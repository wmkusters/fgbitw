==> flow/design.v <==
`timescale 1ns / 1ps
module tx (   input           clk_in,
              input           rst_in,
              input           trigger_in,
              input [7:0]     val_in,
              output logic    data_out);
    parameter   CLK_HZ = 65_000_000;
    parameter   BAUD_RATE = 9600;
    parameter   DIVISOR = 6771;  
    parameter   PKT_LEN = 8;
    reg   [31:0]        count;
    reg   [7:0]         shift;
    logic [(PKT_LEN + 1):0]       shift_buffer; 
    logic               send_flag;
    assign shift_buffer = {1'b1, val_in[(PKT_LEN-1):0], 1'b0};
    always_ff @(posedge clk_in) begin
        if (rst_in) begin
            count <= DIVISOR-1;
            send_flag <= 0;
            data_out <= 1'b1;
            shift <= 0;
        end else begin
            count <= count - 1;
            if (trigger_in) begin
                send_flag <= 1;
                count <= DIVISOR-1;
            end
            if (send_flag && ~trigger_in) begin
                data_out <= shift_buffer[shift];
                if (count == 0) begin
                    shift <= shift + 1;
                end
            end
            if (count == 0) begin
                count <= DIVISOR-1;
            end
            if (shift == PKT_LEN + 2) begin
                shift <= 0;
                send_flag <= 0;
                data_out <= 1'b1;
            end
        end
    end              
endmodule 
* Step by step through the tools: tx
Tool output for the design above, in the order of the flow.
Lines are those of the file above, counted from 1.
Operators carry their Yosys type and port widths (W data, S select, Z words).
Library cell names are shortened.
A cell with n/a has no value.
- Design top :: tx
- Clock :: clk_in
- Cell library :: sky130hd
- Corner :: tt_025C_1v80

* Word level
Yosys after proc, flatten, opt, wreduce and memory -nomap, before mapping. Enables and synchronous resets that opt folds into registers are not counted as muxes. Memory bits, and registers merged into a memory's read port (data or address), are not among the register bits. Print and check cells are not counted. Equal cells are merged and count once.
- Register bits :: 42
- Bits in read-only memories :: 0
- Bits in writable memories :: 0
- Latch bits :: 0
- Cells after elaboration :: 14
- Memories kept :: 0
- Clocked read ports x word width :: 0
- Mux-type cells :: 0
- Multiply operators :: 0
- Bitwise operators :: 1
- $add $sub $neg :: 2
- Eq/ne operators :: 1
- Divide/modulo/power cells :: 0
- Order comparisons :: 0
- Reductions and logical operators :: 5
- Shift operators :: 1
** Operators by type and width (count)
- $sub A32 B1 Y32 const B :: 1
- $logic_not A32 Y1 :: 1
- $shiftx A10 B8 Y1 :: 1
- $add A8 B1 Y8 const B :: 1
- $eq A8 B4 Y1 const B :: 1
- $reduce_or A3 Y1 :: 1
- $reduce_and A2 Y1 :: 1
- $reduce_or A2 Y1 :: 1
- $logic_and A1 B1 Y1 :: 1
- $not A1 Y1 :: 1

* Logic depth
Depth = most cells in a row (Yosys ltp): at word level without a register or memory, in the mapped netlist without a sequential cell, where the memories' decode and read muxes count.
- Depth after elaboration :: 3
- ABC_AREA :: 0
- Mapped depth :: 8

* Netlist
Source: synth_stat.txt of the flow (Yosys; design flattened, memories mapped). It holds for the ABC_AREA given above (unset counts as 0); a run with the other value may have another netlist.
Totals and module areas in this step are rounded.
** Cell types
- dfxtp_1 :: count 42, area in all 840.806 sq um
- xnor2_1 :: count 18, area in all 157.651 sq um
- nor2_1 :: count 35, area in all 131.376 sq um
- xor2_1 :: count 15, area in all 131.376 sq um
- nor4_2 :: count 7, area in all 87.584 sq um
- nor2_2 :: count 10, area in all 62.56 sq um
- nor4b_4 :: count 2, area in all 47.546 sq um
- buf_6 :: count 4, area in all 45.043 sq um
- nand2_1 :: count 12, area in all 45.043 sq um
- nand3_1 :: count 9, area in all 45.043 sq um
- nand4_1 :: count 7, area in all 43.792 sq um
- nor3_1 :: count 8, area in all 40.038 sq um
- ha_1 :: count 3, area in all 37.536 sq um
- nor4_1 :: count 6, area in all 37.536 sq um
- or3_1 :: count 6, area in all 37.536 sq um
- clkbuf_1 :: count 6, area in all 22.522 sq um
- mux4_2 :: count 1, area in all 22.522 sq um
- or4_1 :: count 3, area in all 22.522 sq um
Other cell types: 26; their cells: 36.
- Area of sequential cells :: 840 sq um
- Buffer cells :: 11
- Synthesis area :: 2100 sq um
- Cells in the netlist :: 230
- Flip-flops :: 42

* Path before layout
Path of least setup slack by OpenSTA after synthesis, without wires, with an ideal clock, recovery checks aside; 20% of the period is set as input and as output delay. Where synthesis merged equal registers, the netlist keeps one of their names.
- Kind :: flip-flop to flip-flop
- Start point :: register count[15]
- End point :: register count[30]
- Required time :: 3175 ps
- Buffers on the path :: 3
- Arrival :: 2093 ps
- Delay of the path :: 2208 ps
- Slack :: 1082 ps
- Stages on the path :: 8
- Period :: 3290 ps
- Synthesis period reached :: 2208 ps
"delay of the path" is the arrival time less input delay plus setup time.
"stages on the path" counts driving pins, that of a launching flip-flop among them; a cell with two outputs on the path counts twice.
"synthesis period reached" is the clock period less the worst setup slack; recovery checks do not enter. This is arithmetic on one report: input and output delays are still those of the set period (20% each).
Between the ends stands the longest chain of elaborated cells between them, by number of cells; it is not shown to be the way that was timed. Of several equally long chains one is given.
A line is the first line of the expression or statement that the cell stems from. Yosys adds cells for indexed reads and writes and turns some case tables into memories.
A register here has more assigning lines than the two given.
- Cell sequence :: dfxtp_1 -> or4_4 -> buf_6 -> or3_1 -> buf_6 -> o31ai_4 -> buf_6 -> nor2_2
- Cells in the longest elaborated chain :: 2
- Elaborated cells on any way between the ends :: 3
** RTL lines, path after synthesis
- from (decl) :: line 11 : reg   [31:0]        count;
- from (assign) :: line 18 : count <= DIVISOR-1;
- from (assign) :: line 23 : count <= count - 1;
- $logic_not A32 Y1 :: line 34 : if (count == 0) begin
- $reduce_or A3 Y1
- to (assign) :: line 26 : count <= DIVISOR-1;
- to (assign) :: line 35 : count <= DIVISOR-1;
- to (decl) :: line 11

* Timing after layout
Path of least setup slack in the final report of run 1 (OpenROAD, finished layout, wires in). Where an end is a register, its clock arrival counts in the times.
The path's times are printed in steps of 10 ps; the period is the one set.
- Kind :: flip-flop to flip-flop
- Start point :: register count[26]
- End point :: register count[28]
- Arrival :: 2280 ps
- Buffers on the path :: 3
- Stages on the path :: 8
- Period :: 1900 ps
- Slack :: -190 ps
- Required time :: 2090 ps
Between the ends stands the longest chain of elaborated cells between them, by number of cells; it is not shown to be the way that was timed. Of several equally long chains one is given.
A register here has more assigning lines than the two given.
- Cell sequence :: dfxtp_2 -> or4_4 -> buf_6 -> or3_4 -> o31ai_4 -> buf_6 -> buf_12 -> nor2_2
- Cells in the longest elaborated chain :: 2
- Elaborated cells on any way between the ends :: 3
** RTL lines, path post-layout
- from (decl) :: line 11 : reg   [31:0]        count;
- from (assign) :: line 18 : count <= DIVISOR-1;
- from (assign) :: line 23 : count <= count - 1;
- $logic_not A32 Y1 :: line 34 : if (count == 0) begin
- $reduce_or A3 Y1
- to (assign) :: line 26 : count <= DIVISOR-1;
- to (assign) :: line 35 : count <= DIVISOR-1;
- to (decl) :: line 11

Record of 2 stored runs of the RTL-to-layout flow on tx, platform sky130hd. The runs are unordered. Constraints: input delay and output delay 20% of the set period each, output load 0.01 pF.
"time of the worst setup path" = time allowed to the worst setup path (clock period - input delay - output delay, where it has them) - its slack; a late launch clock adds to it, a late capture clock takes from it.
"total power after layout" rests on the timing tool's default activity at the inputs, not on a simulated workload.
"time of the worst setup path" is known to 10 ps.
Results are given in rounded form.

* Run 1
** Files
==> flow/run.sh <==
#!/bin/bash
# the make line also repeats the synthesis and layout settings of config.mk as NAME=value (left out here)
make -C /OpenROAD-flow-scripts/flow DESIGN_CONFIG=/design/flow/config.mk WORK_HOME=/design/flow/orfs CLKGATE_MAP_FILE= finish
==> flow/config.mk <==
export PLATFORM = sky130hd
export DESIGN_NAME = tx
export DESIGN_NICKNAME = tx
export VERILOG_FILES = /design/flow/design.v
export SDC_FILE = /design/flow/constraint.sdc
export NUM_CORES = 4
export LEC_CHECK = 0
export ABC_AREA = 0
export CAP_MARGIN = 10
export CORE_ASPECT_RATIO = 1.21
export CORE_MARGIN = 2
export CORE_UTILIZATION = 55
export GPL_TIMING_DRIVEN = 0
export PLACE_DENSITY_LB_ADDON = 0.12
export SLEW_MARGIN = 40
export TNS_END_PERCENT = 30
==> flow/constraint.sdc <==
create_clock -name core_clock -period 1.9 [get_ports {clk_in}]
set_input_delay 0.3800 -clock core_clock [delete_from_list [all_inputs] [get_ports {clk_in}]]
set_output_delay 0.3800 -clock core_clock [all_outputs]
set_load 0.01 [all_outputs]
** Results
- Summed negative setup slack :: -5700 ps
- Time of the worst setup path :: 2090 ps
- Class of the worst setup path :: flip-flop to flip-flop
- Netlist area reported by Yosys :: 2100 sq um
- Lowest setup slack :: -190 ps
- Utilization of the finished layout :: 0.78
- Area of the die :: 4400 sq um
- Total power after layout :: 1.6 mW

* Run 2
** Files
==> flow/run.sh <==
#!/bin/bash
# the make line also repeats the synthesis and layout settings of config.mk as NAME=value (left out here)
make -C /OpenROAD-flow-scripts/flow DESIGN_CONFIG=/design/flow/config.mk WORK_HOME=/design/flow/orfs CLKGATE_MAP_FILE= finish
==> flow/config.mk <==
export PLATFORM = sky130hd
export DESIGN_NAME = tx
export DESIGN_NICKNAME = tx
export VERILOG_FILES = /design/flow/design.v
export SDC_FILE = /design/flow/constraint.sdc
export NUM_CORES = 4
export LEC_CHECK = 0
export CAP_MARGIN = 20
export CORE_ASPECT_RATIO = 0.63
export CORE_MARGIN = 2
export CORE_UTILIZATION = 51
export CTS_CLUSTER_DIAMETER = 274
export CTS_CLUSTER_SIZE = 53
export GPL_ROUTABILITY_DRIVEN = 1
export MIN_ROUTING_LAYER = met2
export PLACE_DENSITY_LB_ADDON = 0.09
export SLEW_MARGIN = 40
==> flow/constraint.sdc <==
create_clock -name core_clock -period 3.92 [get_ports {clk_in}]
set_input_delay 0.7840 -clock core_clock [delete_from_list [all_inputs] [get_ports {clk_in}]]
set_output_delay 0.7840 -clock core_clock [all_outputs]
set_load 0.01 [all_outputs]
** Results
- Summed negative setup slack :: 0 ps
- Time of the worst setup path :: 2580 ps
- Class of the worst setup path :: flip-flop to flip-flop
- Netlist area reported by Yosys :: 2100 sq um
- Lowest setup slack :: 1300 ps
- Utilization of the finished layout :: 0.61
- Area of the die :: 4800 sq um
- Total power after layout :: 0.90 mW
