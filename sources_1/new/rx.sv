==> flow/design.v <==
`timescale 1ns / 1ps
module rx(
    input clk_in,
    input logic rst_in,
    input logic rx,
    output logic [7:0] data_out,
    output logic ready
    );
    parameter CLK_HZ = 65_000_000;
    parameter BAUD_RATE = 9600;
    parameter SAMP_PER_BIT = 16;
    parameter PKT_LEN = 8;
    parameter WAIT_TIME = 1_000_000;  
    parameter CLK_PER_SAMP = 423;  
    parameter WAITING_COUNT = 65_000;  
    logic rx_samp;
    uar_sampler #(.CLK_HZ(CLK_HZ),
                  .BAUD_RATE(BAUD_RATE),
                  .SAMP_PER_BIT(SAMP_PER_BIT))
        sample(.clk_in(clk_in), 
               .rst_in(rst_in), 
               .sig_in(rx), 
               .sig_out(rx_samp));
    uar_fsm #(.CLK_HZ(CLK_HZ),
              .BAUD_RATE(BAUD_RATE),
              .SAMP_PER_BIT(SAMP_PER_BIT),
              .PKT_LEN(PKT_LEN),
              .WAIT_TIME(WAIT_TIME),
              .CLK_PER_SAMP(CLK_PER_SAMP),
              .WAITING_COUNT(WAITING_COUNT))
        rx_fsm(.clk_in(clk_in), 
               .rst_in(rst_in), 
               .sig_in(rx_samp), 
               .data_out(data_out), 
               .ready(ready));
endmodule
`timescale 1ns / 1ps
module uar_fsm(
    input clk_in,
    input logic rst_in,
    input logic sig_in,
    output logic [7:0] data_out,
    output logic ready
    );
    parameter CLK_HZ = 65_000_000;
    parameter BAUD_RATE = 9600;
    parameter SAMP_PER_BIT = 16;
    parameter PKT_LEN = 8;
    parameter WAIT_TIME = 1_000_000;  
    parameter CLK_PER_SAMP = 423;  
    parameter WAITING_COUNT = 65_000;  
    parameter WAITING = 4'b0001;
    parameter ARMED = 4'b0010;
    parameter READING = 4'b0100;
    parameter SEND_READY = 4'b1000;
    reg [31:0] count;
    reg [8:0]  bd_count;
    logic [3:0] state;
    logic uart_strt;
    logic sig_last;
    logic [PKT_LEN-1:0] data_bus;
    always_comb begin
        uart_strt = sig_last && ~sig_in;
        ready = state[3];
        data_out = data_bus;
    end
    always_ff @(posedge clk_in) begin
        sig_last <= sig_in;
        if (rst_in) begin
            state <= WAITING;
            count <= 0;
            bd_count <= 0;
            data_bus <= 8'h00;
        end else if (state == WAITING) begin
            if (~sig_in) count <= 0;
            else count <= count + 1;
        end else if (state == ARMED) begin
            count <= (SAMP_PER_BIT/2)*CLK_PER_SAMP - 1;
            bd_count <= 0;
        end else if (state == READING) begin
            if (count == (SAMP_PER_BIT)*CLK_PER_SAMP - 1) begin
                count <= 0;
                bd_count <= bd_count + 1;
                data_bus <= {sig_in, data_bus[(PKT_LEN-1):1]};
            end else count <= count + 1;
        end
        case(state)
            WAITING:
                state <= (count == WAITING_COUNT) ? ARMED : state;
            ARMED:
                state <= (uart_strt) ? READING : state;
            READING:
                state <= (bd_count == PKT_LEN + 1) ? SEND_READY : state;
            SEND_READY:
                state <= WAITING;
            default:
                state <= WAITING;
        endcase
    end
endmodule
`timescale 1ns / 1ps
module uar_sampler(
    input clk_in,
    input logic rst_in,
    input logic sig_in,
    output logic sig_out
    );
    parameter CLK_HZ = 65_000_000;
    parameter BAUD_RATE = 9600;
    parameter SAMP_PER_BIT = 16;
    reg [15:0] count;
    always_ff @(posedge clk_in) begin
        if (rst_in) begin
            count <= (CLK_HZ/(SAMP_PER_BIT*BAUD_RATE) - 1);
            sig_out <= sig_in;
        end else if (count == 0) begin
            count <= (CLK_HZ/(SAMP_PER_BIT*BAUD_RATE) - 1);
            sig_out <= sig_in;
        end else count <= count - 1;
    end
endmodule
# From RTL to reports: rx
# What the tools print for rx, step after step.
# Line numbers count from 1 in the design file above.
# Operators carry their Yosys type and port widths (W data, S select, Z words).
# Library cell names are shortened.
# A cell with - has no value.
[setup] top="rx" clk_port="clk_in" lib="sky130hd" pvt_corner="tt_025C_1v80"

# Elaborated design
# Yosys after proc, flatten, opt, wreduce and memory -nomap, before mapping. Memory bits, and registers merged into a memory's read port (data or address), are not among the register bits. Print and check cells are not counted.
[word_totals] wordCells=46 output_inout_bits=9 input_bits=3 regBits=71
[classes] n_reduce_logical=10 muxes=14 n_eq=9 n_logic=3 n_addsub=3
[op_table] op="$mux W32" n=5
[op_table] op="$add A32 B1 Y32 const B" n=1
[op_table] op="$eq A32 B13 Y1 const B" n=1
[op_table] op="$eq A32 B16 Y1 const B" n=1
[op_table] op="$mux W9" n=3
[op_table] op="$sub A16 B1 Y16 const B" n=1
[op_table] op="$logic_not A16 Y1" n=1
[op_table] op="$pmux W4 S3" n=1
[op_table] op="$mux W4" n=3
[op_table] op="$add A9 B1 Y9 const B" n=1
[op_table] op="$eq A9 B4 Y1 const B" n=1
[op_table] op="$reduce_bool A2 Y1" n=3
[op_table] op="$reduce_and A3 Y1" n=2
[op_table] op="$ne A2 B2 Y1 const B" n=2
[op_table] op="$eq A4 B1 Y1 const B" n=1
[op_table] op="$eq A4 B2 Y1 const B" n=1
[op_table] op="$eq A4 B3 Y1 const B" n=1
[op_table] op="$reduce_and A4 Y1" n=1
[op_table] op="$not A1 Y1" n=3
[op_table] op="$reduce_bool A3 Y1" n=1
[op_table] op="$ne A2 B1 Y1 const B" n=1
[op_table] op="$reduce_or A2 Y1" n=1
[op_table] op="$mux W1" n=2
[op_table] op="$logic_and A1 B1 Y1" n=1

# Depth
# Depth = most cells in a row (Yosys ltp): at word level without a register or memory, in the mapped netlist without a sequential cell, where the memories' decode and read muxes count.
[logic_depth] word_depth=5 ABC_AREA=0 mapped_depth=8 depth_no_buf=6

# Synthesis result
# The flow's flattened synthesis, as Yosys stat reports it; memories are mapped. The netlist is that of the ABC_AREA named above (0 if unset); the other value can give another one.
# Totals and module areas in this step are rounded.
[types] cell_type="dfxtp_1" n=66
[types] cell_type="nor2_1" n=63
[types] cell_type="xor2_1" n=22
[types] cell_type="edfxtp_1" n=5
[types] cell_type="nand4_1" n=24
[types] cell_type="xnor2_1" n=17
[types] cell_type="a21oi_1" n=17
[types] cell_type="mux2i_1" n=8
[types] cell_type="ha_1" n=6
[types] cell_type="nand2_1" n=20
[types] cell_type="nand3_1" n=15
[types] cell_type="nor3_1" n=14
[types] cell_type="nor4_1" n=9
[types] cell_type="nor4b_1" n=6
[types] cell_type="inv_1" n=12
[types] cell_type="and3_1" n=7
[types] cell_type="and4_1" n=5
[types] cell_type="or3_1" n=7
# Not listed: further types 38, cells in them 66.
[mapped] ff_cells=71 buf_cells=13 area_um2=3480 cells=389 sequential_area_um2=1470
# The figures by module come from a second, unflattened synthesis with its own total; it is not the netlist above.
[unflattened] cells_unflattened=412 hier_area_um2=3510
# Rows give one instance, submodules left out.
[by_module] module="uar_fsm" instances=1 seq_area_um2=1120 mod_area_um2=2750 cells=333
[by_module] module="uar_sampler" instances=1 seq_area_um2=350 mod_area_um2=767 cells=79
[by_module] module="rx" instances=1 seq_area_um2=0.0 mod_area_um2=0.0 cells=0

# Timing after synthesis
# OpenSTA on the mapped netlist: ideal clock, no wires. The path of least setup slack (recovery checks aside). Input and output delay are each 20% of the period. Register names are those of the netlist, which keeps one name where synthesis merged equal registers.
[synth_path] path_kind="reg2reg" from="register sample.count[8]" to="register sample.sig_out" arrival_ns=1.764 t_required_ns=2.223 delay_ns=2.061 setup_time_ns=0.297 period_ns=2.52 path_slack_ns=0.459 driving_pins=7 synth_period_reached_ns=2.061
# "delay_ns" is the arrival time less input delay plus setup time.
# "driving_pins" counts driving pins, that of a launching flip-flop among them; a cell with two outputs on the path counts twice.
# "synth_period_reached_ns" is the clock period less the worst setup slack; recovery checks do not enter. This is arithmetic on one report: input and output delays are still those of the set period (20% each).
# Between the ends stands the longest chain of elaborated cells between them, by number of cells; it is not shown to be the way that was timed. Of several equally long chains one is given.
# A line is the first line of the expression or statement that the cell stems from. Yosys adds cells for indexed reads and writes and turns some case tables into memories.
# At most two assigning lines are given for a register; there are more.
# The path ends at the enable pin of a flip-flop; only ways to that pin are counted.
[synth_via] path_cell_list="dfxtp_1 > or4_4 > or3_4 > nor3_2 > a41oi_2 > inv_1 > buf_4" elab_chain_cells=2
[synth_rtl] element="start, declared" line=111 rtl="reg [15:0] count;"
[synth_rtl] element="start, assigned" line=114 rtl="count <= (CLK_HZ/(SAMP_PER_BIT*BAUD_RATE) - 1);"
[synth_rtl] element="start, assigned" line=117 rtl="count <= (CLK_HZ/(SAMP_PER_BIT*BAUD_RATE) - 1);"
[synth_rtl] element="$logic_not A16 Y1" line=116 rtl="end else if (count == 0) begin"
[synth_rtl] element="$reduce_bool A2 Y1"
[synth_rtl] element="end, assigned" line=115 rtl="sig_out <= sig_in;"
[synth_rtl] element="end, assigned" line=118 rtl="sig_out <= sig_in;"
[synth_rtl] element="end, declared" line=106 rtl="output logic sig_out"

# Timing after layout
# From the final timing report of run A: the path of least setup slack in the routed layout; clock arrival at registers is part of the times.
[layout_path] path_kind="reg2reg" from="register rx_fsm.count[0]" to="register rx_fsm.bd_count[8]" arrival_ns=2.86 driving_pins=7 t_required_ns=3.79 path_slack_ns=0.94 period_ns=3.52 setup_time_ns=0.07
# Between the ends stands the longest chain of elaborated cells between them, by number of cells; it is not shown to be the way that was timed. Of several equally long chains one is given.
# At most two assigning lines are given for a register; there are more.
[layout_via] path_cell_list="dfxtp_1 > ha_1 > nand3_1 > nor4_4 > nand4_2 > or3_1 > a21oi_1" elab_chain_cells=4
[layout_rtl] element="start, declared" line=56 rtl="reg [31:0] count;"
[layout_rtl] element="start, assigned" line=76 rtl="else count <= count + 1;"
[layout_rtl] element="start, assigned" line=78 rtl="count <= (SAMP_PER_BIT/2)*CLK_PER_SAMP - 1;"
[layout_rtl] element="$eq A32 B13 Y1" line=81 rtl="if (count == (SAMP_PER_BIT)*CLK_PER_SAMP - 1) begin"
[layout_rtl] element="$mux W9" line=81
[layout_rtl] element="$mux W9" line=80 rtl="end else if (state == READING) begin"
[layout_rtl] element="$mux W9" line=77 rtl="end else if (state == ARMED) begin"
[layout_rtl] element="end, assigned" line=79 rtl="bd_count <= 0;"
[layout_rtl] element="end, assigned" line=83 rtl="bd_count <= bd_count + 1;"
[layout_rtl] element="end, declared" line=57 rtl="reg [8:0]  bd_count;"

Subject: rx on sky130hd, stored results

Hello all,

Stored flow runs of rx (2 of them; Yosys, OpenROAD, sky130hd). They differ in their settings and are not a sequence. Constraints: input delay and output delay 20% of the set period each, output load 0.01 pF.
"achieved clock period" is the run's clock period less its worst setup slack. It is reckoned from that one timing run; input and output delays stay at 20% of the period that was set.
"power": no workload was simulated; the value follows from the tool's default switching activity.
Results are given in rounded form.
[run A] settings: period_ns=3.52, CAP_MARGIN=20, CORE_MARGIN=2, CORE_UTILIZATION=40, SLEW_MARGIN=20
[run A] result: chip area after synthesis (Yosys) 3480 um^2, die area 9450 um^2, standard-cell area of the final layout 3910 um^2, worst setup slack after layout 0.936 ns, total negative slack 0.000 ns, worst hold slack 0.425 ns, power 1630 µW, achieved clock period 2.584 ns
[run B] settings: period_ns=3.28, CORE_UTILIZATION=21, PLACE_DENSITY=0.38, GPL_ROUTABILITY_DRIVEN=0, MIN_ROUTING_LAYER=met1, CAP_MARGIN=20, CORE_MARGIN=2, SLEW_MARGIN=20
[run B] result: chip area after synthesis (Yosys) 3480 um^2, die area 17600 um^2, standard-cell area of the final layout 4130 um^2, worst setup slack after layout 0.935 ns, total negative slack 0.000 ns, worst hold slack 0.464 ns, power 1950 µW, achieved clock period 2.345 ns

Thanks
